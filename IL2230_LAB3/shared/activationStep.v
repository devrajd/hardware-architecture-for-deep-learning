==> flow/design.v <==
`timescale 1ns / 1ps
module activationStep
 #(parameter INPUT_NUMBER=32,
    parameter LOG_INPUT_NUMBER=5, 
    parameter DATA_WIDTH=64)(
    input clk,
    input [DATA_WIDTH -1:0] activ_in,
    output reg [DATA_WIDTH -1:0] activ_out
    );
    initial begin
        activ_out = {{DATA_WIDTH}{1'b0}};
    end
    always@(posedge clk)
    begin
        if ( activ_in <= {1'b1, {(DATA_WIDTH - 1){1'b0}}} )  
        begin
            activ_out <= 0;
        end
        else
        begin
            activ_out <= {{(DATA_WIDTH - 1){1'b0}}, 1'b1 };
        end
    end
endmodule
======== Step by step through the tools: activationStep ========
What the tools print for activationStep, step after step.
Line numbers count from 1 in the design file above.
Operators carry their Yosys type and port widths (W data, S select, Z words).
The mark -- stands for no value.
design
  top ..................................... activationStep
  clock input ............................. clk
  library ................................. sky130hd
  library corner .......................... tt_025C_1v80

======== After elaboration ========
Yosys after proc, flatten, opt, wreduce and memory -nomap, before mapping. Enables and synchronous resets that opt folds into registers are not counted as muxes. Memory bits, and registers merged into a memory's read port (data or address), are not among the register bits. Print and check cells are not counted. Equal cells are merged and count once.
bit counts
  bits in registers ....................... 1
  latch bits .............................. 0
  bits in writable memories ............... 0
  bits in read-only memories .............. 0
  clocked read ports x word width ......... 0
  memories kept ........................... 0
  input bits .............................. 65
  output and inout bits ................... 64
  elaborated cells ........................ 3
operators by class
  add/subtract/negate cells ............... 0
  multiply operators ...................... 0
  divide/modulo/power cells ............... 0
  order comparisons ....................... 1
  equality and inequality tests ........... 0
  shift operators ......................... 0
  multiplexer cells ....................... 1
  bitwise logic cells ..................... 0
  reduce/logical cells .................... 0
operators by type and width
  cell                    count
  $le A64 B64 Y1 const B  1
  $mux W1                 1

======== Logic depth ========
Yosys ltp: most cells in a row. Word level: on the elaborated netlist, between registers, memories and ports. Mapped: between sequential cells and ports; inverters and the memories' decode and read muxes count.
depth
  depth after elaboration ................. 2
  ABC_AREA ................................ 0
  depth in mapped cells ................... 3
  mapped depth without buffers ............ 3

======== Mapped cells and area ========
Yosys stat after the flow's synthesis: flattened, memories mapped to cells. It holds for the ABC_AREA given above (unset counts as 0); a run with the other value may have another netlist.
cells by type
  cell type                 count  area in all (µm²)
  sky130_fd_sc_hd__buf_4    63     472.954
  sky130_fd_sc_hd__nor4_1   15     93.84
  sky130_fd_sc_hd__nand4_1  4      25.024
  sky130_fd_sc_hd__dfxtp_1  1      20.019
  sky130_fd_sc_hd__nor4b_2  1      15.014
  sky130_fd_sc_hd__o41a_1   1      11.261
  sky130_fd_sc_hd__conb_1   1      3.754
mapped netlist
  cells in the netlist .................... 86
  chip area (Yosys) ....................... 641.9 µm²
  area of sequential cells ................ 20.0 µm²
  mapped flip-flops ....................... 1
  buffer cells ............................ 63

======== Timing after synthesis ========
Path of least setup slack by OpenSTA after synthesis, without wires, with an ideal clock, recovery checks aside; 20% of the period is set as input and as output delay. Where synthesis merged equal registers, the netlist keeps one of their names.
timing path after synthesis
  path type ............................... input to register
  from .................................... input port activ_in[57]
  to ...................................... register activ_out[0]
  period .................................. 1.41 ns
  external input delay .................... 0.282 ns
  setup time .............................. 0.125 ns
  launch time at the first pin ............ 0.282 ns
  arrival time ............................ 1.040 ns
  data required time ...................... 1.285 ns
  setup slack ............................. 0.245 ns
  path delay .............................. 0.883 ns
  driving pins on the path ................ 3
  buffers on the path ..................... 0
  synthesis period reached ................ 1.165 ns
"path delay" = arrival - input delay + setup time.
"driving pins on the path" counts driving pins, that of a launching flip-flop among them; a cell with two outputs on the path counts twice.
"synthesis period reached" is the clock period less the worst setup slack; recovery checks do not enter. This is arithmetic on one report: input and output delays are still those of the set period (20% each).
The rows between start and end are the longest chain of elaborated cells between them; the timing report does not say that the signal goes this way. Where chains are equally long, one stands for them.
Each line given opens the expression or statement behind the cell; cells for indexed reads and writes are added by Yosys, which also makes memories of some case tables.
on the way, after synthesis
  path through ............................ sky130_fd_sc_hd__nor4_1 > sky130_fd_sc_hd__nand4_1 > sky130_fd_sc_hd__o41a_1
  cells in the longest elaborated chain ... 2
  elaborated cells on any way between the ends .. 2
  RTL lines with such cells ............... 1
  classes of those cells .................. compare: 1; mux: 1
RTL lines, path after synthesis
  what            line  source
  from (decl)     7     input [DATA_WIDTH -1:0] activ_in,
  $le A64 B64 Y1  15    if ( activ_in <= {1'b1, {(DATA_WIDTH - 1){1'b0}}} )
  $mux W1         15
  to (assign)     17    activ_out <= 0;
  to (assign)     21    activ_out <= {{(DATA_WIDTH - 1){1'b0}}, 1'b1 };
  to (decl)       8     output reg [DATA_WIDTH -1:0] activ_out

======== Timing after layout ========
From the final timing report of run A: the path of least setup slack in the routed layout; clock arrival at registers is part of the times.
timing path after layout
  path type ............................... input to register
  from .................................... input port activ_in[43]
  to ...................................... register activ_out[0]
  period .................................. 2.19 ns
  external input delay .................... 0.44 ns
  setup time .............................. 0.13 ns
  launch time at the first pin ............ 0.44 ns
  arrival time ............................ 1.78 ns
  data required time ...................... 2.06 ns
  setup slack ............................. 0.28 ns
  driving pins on the path ................ 4
  buffers on the path ..................... 1
The rows between start and end are the longest chain of elaborated cells between them; the timing report does not say that the signal goes this way. Where chains are equally long, one stands for them.
on the way, after layout
  path through ............................ sky130_fd_sc_hd__clkdlybuf4s50_1 > sky130_fd_sc_hd__nor4_1 > sky130_fd_sc_hd__nand4_1 > sky130_fd_sc_hd__o41a_1
  cells in the longest elaborated chain ... 2
  elaborated cells on any way between the ends .. 2
  RTL lines with such cells ............... 1
  classes of those cells .................. compare: 1; mux: 1
RTL lines, path after layout
  what            line  source
  from (decl)     7     input [DATA_WIDTH -1:0] activ_in,
  $le A64 B64 Y1  15    if ( activ_in <= {1'b1, {(DATA_WIDTH - 1){1'b0}}} )
  $mux W1         15
  to (assign)     17    activ_out <= 0;
  to (assign)     21    activ_out <= {{(DATA_WIDTH - 1){1'b0}}, 1'b1 };
  to (decl)       8     output reg [DATA_WIDTH -1:0] activ_out

Flow measurements of activationStep on sky130hd: 2 stored runs with different settings, listed in no order. Input and output delays are each 20% of the period that was set; the output load is 0.01 pF.
"period achieved" means the clock period less the worst setup slack. The figure is calculated, with input and output delays left at 20% of the set period.
By "worst path time" is meant the share of the clock period that the worst setup path is allowed (20% is reserved at inputs, 20% at outputs), minus its slack. Clock arrival times at its registers enter into it.
By "total power of the final layout" is meant OpenSTA's value without simulated activity: inputs other than the clock are taken to toggle once in ten clock periods, and the tool carries that through the logic.

---- run A ----
settings
  period_ns = 2.19
  CORE_UTILIZATION = 18
  SETUP_SLACK_MARGIN = 0.14
  PLACE_DENSITY = 0.56
  HOLD_SLACK_MARGIN = 0.21
  CORE_ASPECT_RATIO = 1.68
  TNS_END_PERCENT = 80
  ABC_AREA = 0
  CTS_CLUSTER_SIZE = 91
  MAX_ROUTING_LAYER = met5
  CAP_MARGIN = 20
  CORE_MARGIN = 2
  SLEW_MARGIN = 20
results
  period achieved ......................... 1.905 ns
  std-cell area (final layout) ............ 1108.6 µm²
  lowest hold slack ....................... 1.024 ns
  area inside the die boundary ............ 4075.7 µm²
  netlist area reported by Yosys .......... 641.9 µm²
  worst path time ......................... 1.47 ns
  class of the worst setup path ........... input to register
  total negative slack .................... 0.000 ns
  smallest setup slack .................... 0.285 ns
  utilization after layout ................ 0.32
  total power of the final layout ......... 194.4 uW

---- run B ----
settings
  period_ns = 1.99
  CORE_UTILIZATION = 28
  HOLD_SLACK_MARGIN = 0.2
  CORE_ASPECT_RATIO = 0.81
  CELL_PAD_IN_SITES_GLOBAL_PLACEMENT = 0
  TNS_END_PERCENT = 95
  CTS_CLUSTER_DIAMETER = 284
  CAP_MARGIN = 35
  SLEW_MARGIN = 25
  CORE_MARGIN = 2
results
  utilization after layout ................ 0.502
  std-cell area (final layout) ............ 1083.5 µm²
  total negative slack .................... 0.000 ns
  smallest setup slack .................... 0.169 ns
  period achieved ......................... 1.821 ns
  worst path time ......................... 1.42 ns
  class of the worst setup path ........... input to register
  area inside the die boundary ............ 2693.6 µm²
  netlist area reported by Yosys .......... 641.9 µm²
  lowest hold slack ....................... 1.010 ns
  total power of the final layout ......... 212.9 uW
